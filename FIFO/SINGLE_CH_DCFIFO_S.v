==> flow/design.v <==
`timescale 1ns / 1ps
`default_nettype none
module SDCFIFO_REG
  #(parameter DW = 32,
    parameter LEN_LOG = 2,  
    parameter LEN = 1 << LEN_LOG)
 (input  wire WCLK, RCLK, RST_X,
  input  wire WRST, RRST,
  input  wire enq, deq,
  input  wire [DW-1:0] din,
  output wire [DW-1:0] dot
  );
  reg [DW-1:0] mem [0:LEN-1];
  reg  [LEN_LOG-1:0] wadr;
  wire [LEN_LOG-1:0] wadr_t;
  assign wadr_t = wadr[LEN_LOG-1:0];
  reg  [LEN_LOG-1:0] radr;
  wire [LEN_LOG-1:0] radr_t;
  assign radr_t = radr[LEN_LOG-1:0];
  always @(posedge WCLK or negedge RST_X) begin
    if(~RST_X) begin
      wadr <= 0;
    end else if(WRST) begin
      wadr <= 0;
    end else if(enq) begin
      wadr <= wadr + 1;
    end
  end
  always @(posedge WCLK) begin
    if(enq) begin
      mem[wadr_t] <= din;
    end
  end
  always @(negedge RCLK or negedge RST_X) begin
    if(~RST_X) begin
      radr <= 0;
    end else if(RRST) begin
      radr <= 0;
    end else if(deq) begin
      radr <= radr + 1;
    end
  end
  assign dot = mem[radr_t];
endmodule
`default_nettype wire
`default_nettype none
module SINGLE_CH_DCFIFO_S
  #(parameter DW = 27,
    parameter LEN_LOG = 2,
    parameter RD_THR = 13'd4300
    )
  (input  wire CLK, RST_X,
   input  wire FRST,  
   input  wire sel,  
   input  wire [DW-1:0] din,
   output wire [DW-1:0] dot);
  reg wsel;
  always @(posedge CLK or negedge RST_X) begin
    if(~RST_X) begin
      wsel <= 1'b0;
    end else begin
      wsel <= sel & ~FRST;
    end
  end
  reg rden_ffa;
  reg rden_ffb;
  reg rden_ffc;
  always @(negedge CLK or negedge RST_X) begin
    if(~RST_X) begin
      rden_ffa <= 1'b0;
      rden_ffb <= 1'b0;
      rden_ffc <= 1'b0;
    end else begin
      rden_ffa <= wsel;
      rden_ffb <= rden_ffa;
      rden_ffc <= rden_ffb;
    end
  end
  wire rden;
  assign rden = rden_ffc;
  wire [DW-1:0] dot_w;
  reg  [DW-1:0] dot_reg;  
  SDCFIFO_REG #(.DW(DW), .LEN_LOG(LEN_LOG))
  dcpnc (.WCLK(CLK), .RCLK(CLK), .RST_X(RST_X), .WRST(~wsel), .RRST(~rden),
         .enq(wsel), .deq(rden),
         .din(din), .dot(dot_w));
  always @(negedge CLK or negedge RST_X) begin
    if(~RST_X) begin
      dot_reg <= 0;
    end else if(~rden) begin
      dot_reg <= 0;
    end else if(rden) begin
      dot_reg <= dot_w;
    end
  end
  assign dot = dot_reg;
endmodule
`default_nettype wire
== Step by step through the tools: SINGLE_CH_DCFIFO_S ==
The steps from the RTL of SINGLE_CH_DCFIFO_S to its reports follow in flow order.
Line numbers count from 1 in the design file above.
Operators: Yosys type, input widths -> output width; for muxes data width and select width s.
The mark - stands for no value.
Set-up
  top module: SINGLE_CH_DCFIFO_S
  clock: CLK
  library: sky130hd
  library corner: tt_025C_1v80

== Word level ==
Source: Yosys, flattened and elaborated, memories not mapped. Widths are those after wreduce; folded enables and synchronous resets count as part of the registers. Registers that Yosys merges into a memory's read port (data or address) are not register bits. Print and check cells do not count. Equal cells are merged and count once.
Memory sizes are those after Yosys's memory passes, which may raise the word count (mostly to a power of two), join words into wider ones and drop unused or constant bits.
Cells by class
  add/subtract/negate cells: 2
  multiplexer cells: 6
  bitwise gates (word level): 2
Operators with widths (count)
  $mux 27: 2
  $mux 2: 3
  $add 2x1->2 const B: 2
  $and 1x1->1: 1
  $not 1->1: 1
  $mux 1: 1
Bit counts
  register bits after elaboration: 35
  RAM bits: 108
  memory cells: 1
  bits of input ports: 31
  elaborated cells: 18
Memories
  dcpnc.mem: depth 4, width 27, rd ports 1, write ports 1, line 13  | reg [DW-1:0] mem [0:LEN-1];

== Longest topological paths ==
Yosys ltp: most cells in a row. Word level: on the elaborated netlist, between registers, memories and ports. Mapped: between sequential cells and ports; inverters and the memories' decode and read muxes count.
Depth
  depth after elaboration: 2
  ABC_AREA: 0
  depth in mapped cells: 4
  depth with buffers taken out: 3

== Mapped cells and area ==
The flow's flattened synthesis, as Yosys stat reports it; memories are mapped. The netlist is that of the ABC_AREA named above (0 if unset); the other value can give another one.
Synthesis totals
  standard cells after synthesis: 253
  mapped area: 5087.4 sq um
  mapped flip-flops: 143
  buffers: 11
Cells by type (count)
  sky130_fd_sc_hd__edfxtp_1: 108
  sky130_fd_sc_hd__dfrtn_1: 32
  sky130_fd_sc_hd__mux2i_1: 54
  sky130_fd_sc_hd__o22ai_1: 27
  sky130_fd_sc_hd__dfrtp_1: 3
  sky130_fd_sc_hd__buf_12: 3
  sky130_fd_sc_hd__ha_1: 4
  sky130_fd_sc_hd__and2_1: 6
  sky130_fd_sc_hd__buf_8: 2
  sky130_fd_sc_hd__buf_2: 4
  sky130_fd_sc_hd__nor2b_1: 2
  sky130_fd_sc_hd__buf_6: 1
  sky130_fd_sc_hd__inv_1: 3
  sky130_fd_sc_hd__xor2_1: 1
  sky130_fd_sc_hd__buf_4: 1
  sky130_fd_sc_hd__nand2b_1: 1
  sky130_fd_sc_hd__nand2_1: 1
By module: a second synthesis without flattening, with its own total; a netlist apart from the flattened one above.
Unflattened totals
  cells (unflattened synthesis): 227
  area (unflattened synthesis): 5144.9 sq um
Each row is one instance without its submodules.
Modules
  SDCFIFO_REG: times used 1, cells 164, area 4146.5 sq um, seq. area 3343.2 sq um
  SINGLE_CH_DCFIFO_S: times used 1, cells 63, area 998.5 sq um, seq. area 775.7 sq um

--- measured runs ---
Record of 2 stored runs of the RTL-to-layout flow on SINGLE_CH_DCFIFO_S, platform sky130hd. The runs are unordered. Constraints: input delay and output delay 20% of the set period each, output load 0.01 pF.

settings of flow run A
{
  "period_ns": 2.01,
  "CORE_UTILIZATION": 62,
  "SETUP_SLACK_MARGIN": 0.55,
  "PLACE_DENSITY_LB_ADDON": 0.24,
  "ABC_AREA": 0,
  "GPL_TIMING_DRIVEN": 1,
  "CAP_MARGIN": 35,
  "SLEW_MARGIN": 0,
  "CORE_MARGIN": 2
}
report of flow run A
yosys chip area after synthesis (um^2): 5087.4
finish__design__die__area: 8946.3
finish__design__instance__area__stdcell: 6332.3
finish__timing__setup__ws: -0.382
finish__timing__hold__ws: 0.311

settings of flow run B
{
  "period_ns": 2.64,
  "CORE_UTILIZATION": 49,
  "SETUP_SLACK_MARGIN": -0.14,
  "PLACE_DENSITY_LB_ADDON": 0.16,
  "ABC_AREA": 0,
  "GPL_TIMING_DRIVEN": 1,
  "GPL_ROUTABILITY_DRIVEN": 1,
  "CAP_MARGIN": 20,
  "SLEW_MARGIN": 0,
  "CORE_MARGIN": 2
}
report of flow run B
yosys chip area after synthesis (um^2): 5087.4
finish__design__die__area: 11213.8
finish__design__instance__area__stdcell: 6224.7
finish__timing__setup__ws: -0.169
finish__timing__hold__ws: 0.301
--- end ---
