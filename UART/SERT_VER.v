==> flow/design.v <==
`default_nettype none
module RX_RECV
  #(parameter CLK_FREQ = 10,     
    parameter BAUDRATE = 9600,   
    parameter SLOOP_MAX = CLK_FREQ*1000*1000/BAUDRATE,
    parameter DW = 8
  )
  (input  wire CLK,
   input  wire RST_X,
   input  wire RX,
   output wire [DW-1:0] dot,
   output wire valid);
  reg [DW-1+2:0] RXD;
  reg [2:0] shreg;
  always @(posedge CLK or negedge RST_X) begin
    if(~RST_X) begin
      shreg <= 3'b111;
    end else begin
      shreg <= {shreg[1:0], RX};
    end
  end
  wire start;
  reg busy;
  assign start = ~busy & (shreg[2:1] == 2'b10);
  wire fin;  
  always @(posedge CLK or negedge RST_X) begin
    if(~RST_X) begin
      busy <= 1'b0;
    end else begin
      if(start) begin
        busy <= 1'b1;
      end else if(fin) begin
        busy <= 1'b0;
      end
    end
  end
  reg [31:0] cnt;  
  wire samp;  
  assign samp = busy & (cnt == 0);
  always @(posedge CLK or negedge RST_X) begin
    if(~RST_X) begin
      cnt <= 0;
    end else if(start) begin
      cnt <= (SLOOP_MAX >> 1);
    end else if(samp) begin
      cnt <= SLOOP_MAX;
    end else if(busy) begin
      cnt <= cnt - 1;
    end else begin
      cnt <= 0;
    end
  end
  always @(posedge CLK or negedge RST_X) begin
    if(~RST_X) begin
      RXD <= 0;
    end else if(samp) begin
      RXD <= {shreg[2], RXD[DW-1+2:1]};
    end
  end
  reg [4:0] bcnt;  
  always @(posedge CLK or negedge RST_X) begin
    if(~RST_X) begin
      bcnt <= 0;
    end else if(samp) begin
      bcnt <= bcnt + 1;
    end else if(busy) begin
      bcnt <= bcnt;
    end else begin
      bcnt <= 0;
    end
  end
  assign fin = (bcnt == 9) & samp;
  reg fin_reg;  
  always @(posedge CLK or negedge RST_X) begin
    if(~RST_X) begin
      fin_reg <= 1'b0;
    end else begin
      fin_reg <= fin;
    end
  end
  reg valid_reg;
  reg [DW-1:0] dot_reg;
  always @(posedge CLK or negedge RST_X) begin
    if(~RST_X) begin
      valid_reg <= 1'b0;
      dot_reg <= 0;
    end else if(fin_reg & (RXD[0] === 1'b0) & (RXD[DW-1+2] == 1'b1)) begin
      valid_reg <= 1'b1;
      dot_reg <= RXD[DW:1];
    end else begin
      valid_reg <= 1'b0;
      dot_reg <= dot_reg;
    end
  end
  assign valid = valid_reg;
  assign dot = dot_reg;
endmodule
`default_nettype wire
`default_nettype none
module SERT_VER
  #(parameter DW = 8,
    parameter RD_LEN = 5,
    parameter WR_LEN = 6,
    parameter RD_LEN_T = 8,
    parameter WR_LEN_T = 8,
    parameter SLOOP_MAX = 100
    )
  (input  wire CLK, RST_X,
   input  wire RX,
   output wire TX);
  wire rxvalid;
  wire [DW-1:0] RXDOT;
  wire [DW-1:0] data [0:RD_LEN_T-1];
  assign data[0] = "V";
  assign data[1] = "E";
  assign data[2] = "R";
  assign data[3] = 8'h0d;  
  assign data[4] = 8'h0a;  
  assign data[5] = 0;
  assign data[6] = 0;
  assign data[7] = 0;
  wire [DW-1:0] wdata [0:WR_LEN_T-1];
  assign wdata[0] = "V";
  assign wdata[1] = "1";
  assign wdata[2] = ".";
  assign wdata[3] = "0";
  assign wdata[4] = 8'h0d;  
  assign wdata[5] = 8'h0a;  
  assign wdata[6] = 0;
  assign wdata[7] = 0;
  reg [2:0] rdptr;  
  reg send_inst;  
  always @(posedge CLK or negedge RST_X) begin
    if(~RST_X) begin
      rdptr <= 0;
      send_inst <= 1'b0;
    end else begin
      if(rxvalid & (data[rdptr] == RXDOT) & (rdptr >= RD_LEN-1)) begin  
        rdptr <= 0;
        send_inst <= 1'b1;
      end else if(rxvalid & (data[rdptr] == RXDOT) & (rdptr < RD_LEN)) begin
        rdptr <= rdptr + 1;
        send_inst <= 1'b0;
      end else if(rxvalid & (data[rdptr] != RXDOT)) begin  
        rdptr <= 0;
        send_inst <= 1'b0;
      end else begin
        rdptr <= rdptr;
        send_inst <= 1'b0;
      end
    end
  end
  reg send_inst_wr;
  wire txrdy;
  wire txfin;
  always @(posedge CLK or negedge RST_X) begin
    if(~RST_X) begin
      send_inst_wr <= 1'b0;
    end else if(send_inst) begin
      send_inst_wr <= 1'b1;
    end else if(txfin) begin  
      send_inst_wr <= 1'b0;
    end
  end
  reg [2:0] wrptr;
  wire wen;
  wire [DW-1:0] din;
  assign wen = send_inst_wr & txrdy;
  assign txfin = wen & (wrptr >= WR_LEN - 1);
  always @(posedge CLK or negedge RST_X) begin
    if(~RST_X) begin
      wrptr <= 0;
    end else begin
      if(wen & (wrptr >= WR_LEN - 1)) begin
        wrptr <= 0;
      end else if(wen & (wrptr < WR_LEN - 1)) begin
        wrptr <= wrptr + 1;
      end else if(send_inst_wr) begin
        wrptr <= wrptr;
      end else begin
        wrptr <= 0;
      end
    end
  end
  assign din = wdata[wrptr];
  TX_SEND #(.SLOOP_MAX(SLOOP_MAX), .DW(DW))
  txm (CLK, RST_X, wen, din, txrdy, TX);
  RX_RECV #(.SLOOP_MAX(SLOOP_MAX), .DW(DW))
  rxm (CLK, RST_X, RX, RXDOT, rxvalid);
endmodule
`default_nettype wire
`default_nettype none
module TX_SEND
  #(parameter CLK_FREQ = 10,     
    parameter BAUDRATE = 9600,   
    parameter SLOOP_MAX = CLK_FREQ * 1000 * 1000 / BAUDRATE,
    parameter DW = 8
   )
  (input  wire CLK,
   input  wire RST_X,
   input  wire wen,
   input  wire [DW-1:0] din,
   output wire rdy,
   output wire TX
   );
  reg [DW-1:0] TXD;
  wire start;
  assign start = rdy & wen;
  reg TX_reg;
  reg [31:0] cnt;  
  reg [4:0] bcnt;  
  reg [4:0] scnt;  
  reg busy;
  assign rdy = ~busy;
  wire fin;
  wire samp = busy & (cnt == 0);
  always @(posedge CLK or negedge RST_X) begin
    if(~RST_X) begin
      busy <= 1'b1;
    end else if(start) begin
      busy <= 1'b1;
    end else if(fin) begin
      busy <= 1'b0;
    end
  end
  always @(posedge CLK or negedge RST_X) begin
    if(~RST_X) begin
      cnt <= 0;
    end else if(start | samp) begin
      cnt <= SLOOP_MAX - 1;
    end else if(busy) begin
      cnt <= cnt - 1;
    end
  end
  assign fin = samp & (scnt >= DW + 1);
  always @(posedge CLK or negedge RST_X) begin
    if(~RST_X) begin
      TX_reg <= 1'b1;
      TXD <= {DW{1'b1}};
      scnt <= 0;
    end else if(start) begin
      TX_reg <= 1'b0;
      TXD <= din;
      scnt <= 0;
    end else if(samp & (scnt < DW)) begin
      TX_reg <= TXD[0];
      TXD    <= {1'b1, TXD[DW-1:1]};
      scnt   <= scnt + 1;
    end else if(samp & (scnt == DW)) begin
      TX_reg <= 1'b1;
      scnt <= scnt + 1;
    end else if(samp & (scnt >= DW + 1)) begin  
      TX_reg <= 1'b1;
      scnt <= 0;
    end
  end
  reg TX_ff;
  always @(posedge CLK or negedge RST_X) begin
    if(~RST_X) begin
      TX_ff <=  1'b1;
    end else begin
      TX_ff <= TX_reg;
    end
  end
  assign TX = TX_ff;
endmodule
`default_nettype wire
==> Step by step through the tools: SERT_VER <==
The steps from the RTL of SERT_VER to its reports follow in flow order.
Line numbers count from 1 in the design file above.
{ "inputs": {"top_module": "SERT_VER", "clock": "CLK", "lib": "sky130hd", "lib_corner": "tt_025C_1v80"} }

==> Word level <==
Counts by Yosys on the flattened word-level netlist (proc, flatten, opt, wreduce; memories kept). Register bits leave out memories and registers merged into their read ports (data or address). Print and check cells are left out. Cells with the same type and inputs are merged into one.
{ "classes": {"n_logic": 21, "addsub": 6, "equal": 23, "compare": 6, "n_mux": 36, "reduce_logical": 13} }
{ "op_table": {"columns": ["operator", "n"], "rows": [
  ["2-to-1 mux 32 bit", 5],
  ["subtractor 32 x 1 -> 32 bit (second input constant)", 2],
  ["zero test 32 bit", 2],
  ["case mux 8 bit (select 7 bit)", 1],
  ["case mux 8 bit (select 6 bit)", 1],
  ["2-to-1 mux 8 bit", 5],
  ["2-to-1 mux 5 bit", 6],
  ["== test 3 bit (second input constant)", 8],
  ["AND 1 bit", 18],
  ["2-to-1 mux 3 bit", 6],
  ["== test 8 bit", 2],
  ["== test 3 x 2 -> 1 bit (second input constant)", 4],
  ["2-to-1 mux 1 bit", 12],
  ["nonzero test 2 bit", 5],
  ["adder 5 x 1 -> 5 bit (second input constant)", 2],
  ["== test 5 x 4 -> 1 bit (second input constant)", 2],
  ["!= test 8 bit", 1],
  ["adder 3 x 1 -> 3 bit (second input constant)", 2],
  ["== test 3 x 1 -> 1 bit (second input constant)", 2],
  ["greater-or-equal comparator 3 bit (second input constant)", 2],
  ["less-than comparator 3 bit (second input constant)", 2],
  ["zero test 3 bit", 2],
  ["greater-or-equal comparator 5 x 4 -> 1 bit (second input constant)", 1],
  ["less-than comparator 5 x 4 -> 1 bit (second input constant)", 1],
  ["nonzero test 4 bit", 1],
  ["!= test 3 x 1 -> 1 bit (second input constant)", 1],
  ["nonzero test 3 bit", 1],
  ["OR reduction 3 bit", 1]
]} }
Other operator kinds: 6; their cells: 7.
{ "bits": {"wordCells": 123, "reg_bits": 117, "output_inout_bits": 1, "inputBits": 3} }

==> Depth <==
Longest topological path by Yosys (ltp), each cell counted once; first at word level (registers and memories cut), then after technology mapping (sequential cells cut; the memories' decode and read muxes count).
{ "depth": {"depth_word": 17, "abc_area": 0, "mapped_depth": 9, "mapped_depth_nobuf": 7} }

==> Netlist <==
Yosys stat after the flow's synthesis: flattened, memories mapped to cells. It holds for the ABC_AREA given above (unset counts as 0); a run with the other value may have another netlist.
{ "mapped": {"flip_flops": 117, "synth_area_um2": 5844.4, "seq_area_um2": 2945.3, "buf_cells": 16, "cell_count": 594} }
{ "types": {"columns": ["type", "n", "type_area_um2"], "rows": [
  ["sky130_fd_sc_hd__dfrtp_1", 103, 2.58E+03],
  ["sky130_fd_sc_hd__xnor2_1", 49, 429.162],
  ["sky130_fd_sc_hd__dfstp_2", 14, 367.853],
  ["sky130_fd_sc_hd__nor2_1", 80, 300.288],
  ["sky130_fd_sc_hd__nand2_1", 64, 240.23],
  ["sky130_fd_sc_hd__ha_1", 18, 225.216],
  ["sky130_fd_sc_hd__nor4_1", 31, 193.936],
  ["sky130_fd_sc_hd__nor3_1", 27, 135.13],
  ["sky130_fd_sc_hd__mux2_2", 10, 112.608],
  ["sky130_fd_sc_hd__a21oi_1", 22, 110.106],
  ["sky130_fd_sc_hd__o21ai_0", 19, 95.091],
  ["sky130_fd_sc_hd__or3_1", 13, 81.328],
  ["sky130_fd_sc_hd__xor2_1", 9, 78.826],
  ["sky130_fd_sc_hd__inv_1", 19, 71.318],
  ["sky130_fd_sc_hd__or4_1", 7, 52.55],
  ["sky130_fd_sc_hd__nand2b_1", 7, 43.792],
  ["sky130_fd_sc_hd__clkbuf_1", 10, 37.536],
  ["sky130_fd_sc_hd__nor2b_1", 6, 37.536]
]} }
Not listed: further types 40, cells in them 86.
By module: a second synthesis without flattening, with its own total; a netlist apart from the flattened one above.
{ "unflattened": {"hier_cells": 624, "area_unflattened_um2": 6234.7} }
Rows give one instance, submodules left out.
{ "modules": {"columns": ["mod", "mod_seq_area_um2", "instances", "mod_area_um2", "n_cells"], "rows": [
  ["RX_RECV", 1530.2, 1, 2941.6, 271],
  ["TX_SEND", 1214.9, 1, 2537.4, 264],
  ["SERT_VER", 200.2, 1, 755.7, 89]
]} }

==> Worst setup path after synthesis <==
Source: OpenSTA report_checks on the synthesized netlist (no wires, ideal clock, input and output delay 20% of the period each), path of least setup slack; recovery checks are left aside. Register names are those of the netlist, which keeps one name where synthesis merged equal registers.
{ "synth_timing": {"path_type": "register -> register", "from": "reg rxm.cnt[0]", "to": "reg rxm.RXD[0]", "stages": 8, "slack_ns": 0.316, "setup_ns": 0.125, "t_arrival_ns": 2.629, "clock_period_ns": 3.07, "t_first_pin_ns": 0.000, "delay_ns": 2.754, "path_buffers": 0, "t_required_ns": 2.945, "period_less_setup_slack_ns": 2.754} }
"delay_ns" = arrival - input delay + setup time.
"stages" counts driving pins, that of a launching flip-flop among them; a cell with two outputs on the path counts twice.
"period_less_setup_slack_ns" = period - worst setup slack (recovery checks aside). The figure is calculated, with input and output delays left at 20% of the set period.
The rows between start and end are the longest chain of elaborated cells between them; the timing report does not say that the signal goes this way. Where chains are equally long, one stands for them.
A line is the first line of the expression or statement that the cell stems from. Yosys adds cells for indexed reads and writes and turns some case tables into memories.
At most two assigning lines are given for a register; there are more.
{ "synth_between": {"path_cell_list": "sky130_fd_sc_hd__dfrtp_1 -> sky130_fd_sc_hd__inv_1 -> sky130_fd_sc_hd__ha_1 -> sky130_fd_sc_hd__or4b_4 -> sky130_fd_sc_hd__or4b_4 -> sky130_fd_sc_hd__or2_4 -> sky130_fd_sc_hd__nor3_4 -> sky130_fd_sc_hd__mux2_2", "elab_chain_cells": 2, "cone_cells": 2, "cone_lines": 1, "classes_between": "1 x logic; 1 x reduce/logical"} }
{ "synth_lines": {"columns": ["item", "line", "text"], "rows": [
  ["start: declaration", 37, "reg [31:0] cnt;"],
  ["start: assignment", 44, "cnt <= (SLOOP_MAX >> 1);"],
  ["start: assignment", 48, "cnt <= cnt - 1;"],
  ["zero test 32 bit", 39, "assign samp = busy & (cnt == 0);"],
  ["AND 1 bit", 39, null],
  ["end: assignment", 55, "RXD <= 0;"],
  ["end: assignment", 57, "RXD <= {shreg[2], RXD[DW-1+2:1]};"],
  ["end: declaration", 13, "reg [DW-1+2:0] RXD;"]
]} }

==> Path in the finished layout <==
Path of least setup slack in the final report of run A (OpenROAD, finished layout, wires in). Where an end is a register, its clock arrival counts in the times.
{ "layout_timing": {"path_type": "register -> register", "from": "reg rxm.cnt[0]", "to": "reg rxm.cnt[4]", "t_first_pin_ns": 0.42, "t_arrival_ns": 3.61, "setup_ns": 0.15, "stages": 8, "t_required_ns": 5.34, "clock_period_ns": 5.08, "path_buffers": 0, "slack_ns": 1.74} }
The rows between start and end are the longest chain of elaborated cells between them; the timing report does not say that the signal goes this way. Where chains are equally long, one stands for them.
At most two assigning lines are given for a register; there are more.
{ "layout_between": {"path_cell_list": "sky130_fd_sc_hd__dfrtp_1 -> sky130_fd_sc_hd__inv_1 -> sky130_fd_sc_hd__ha_1 -> sky130_fd_sc_hd__or4b_4 -> sky130_fd_sc_hd__or4b_4 -> sky130_fd_sc_hd__nand4bb_1 -> sky130_fd_sc_hd__nand2_1 -> sky130_fd_sc_hd__o21ai_0", "elab_chain_cells": 4, "cone_cells": 6, "cone_lines": 5, "classes_between": "1 x add/sub; 3 x mux; 1 x logic; 1 x reduce/logical"} }
{ "layout_lines": {"columns": ["item", "line", "text"], "rows": [
  ["start: declaration", 37, "reg [31:0] cnt;"],
  ["start: assignment", 44, "cnt <= (SLOOP_MAX >> 1);"],
  ["start: assignment", 48, "cnt <= cnt - 1;"],
  ["subtractor 32 x 1 -> 32 bit", 48, null],
  ["2-to-1 mux 32 bit", 47, "end else if(busy) begin"],
  ["2-to-1 mux 32 bit", 45, "end else if(samp) begin"],
  ["2-to-1 mux 32 bit", 43, "end else if(start) begin"],
  ["end: assignment", 44, null],
  ["end: assignment", 48, null],
  ["end: declaration", 37, null]
]} }

==> runs of SERT_VER <==
Design SERT_VER on sky130hd. What follows are 2 stored runs of the flow, each under its own settings; their order means nothing. The constraints put input and output delay at 20% of the set period each and load the outputs with 0.01 pF.
"achieved clock period (ns)" means the clock period less the worst setup slack. The figure is calculated, with input and output delays left at 20% of the set period.
By "worst setup path time (ns)" is meant the share of the clock period that the worst setup path is allowed (20% is reserved at inputs, 20% at outputs), minus its slack. Clock arrival times at its registers enter into it.

settings of run A
{
  "period_ns": 5.08,
  "CORE_UTILIZATION": 45,
  "SETUP_SLACK_MARGIN": 1.16,
  "PLACE_DENSITY_LB_ADDON": 0.21,
  "CELL_PAD_IN_SITES_GLOBAL_PLACEMENT": 2,
  "GPL_ROUTABILITY_DRIVEN": 1,
  "CTS_CLUSTER_SIZE": 67,
  "CTS_CLUSTER_DIAMETER": 65,
  "CAP_MARGIN": 20,
  "CORE_MARGIN": 2,
  "SLEW_MARGIN": 20
}
report of run A
yosys chip area after synthesis (um^2): 5844.4
finish__design__die__area: 13914.6
finish__design__instance__area__stdcell: 6668.9
finish__design__instance__utilization: 0.5263
finish__timing__setup__ws: 1.737
finish__timing__hold__ws: 0.357
achieved clock period (ns): 3.343
worst setup path time (ns): 3.34
worst setup path kind: register -> register

settings of run B
{
  "period_ns": 4.06,
  "CORE_UTILIZATION": 55,
  "PLACE_DENSITY_LB_ADDON": 0.19,
  "CORE_ASPECT_RATIO": 0.5,
  "CELL_PAD_IN_SITES_GLOBAL_PLACEMENT": 0,
  "CELL_PAD_IN_SITES_DETAIL_PLACEMENT": 0,
  "TNS_END_PERCENT": 75,
  "GPL_TIMING_DRIVEN": 0,
  "GPL_ROUTABILITY_DRIVEN": 0,
  "CTS_CLUSTER_SIZE": 67,
  "CTS_CLUSTER_DIAMETER": 20,
  "CAP_MARGIN": 40,
  "MAX_ROUTING_LAYER": "met5",
  "CORE_MARGIN": 2,
  "SLEW_MARGIN": 20
}
report of run B
yosys chip area after synthesis (um^2): 5844.4
finish__design__die__area: 11516.6
finish__design__instance__area__stdcell: 6658.9
finish__design__instance__utilization: 0.6478
finish__timing__setup__ws: 0.963
finish__timing__hold__ws: 0.354
achieved clock period (ns): 3.097
worst setup path time (ns): 3.10
worst setup path kind: register -> register
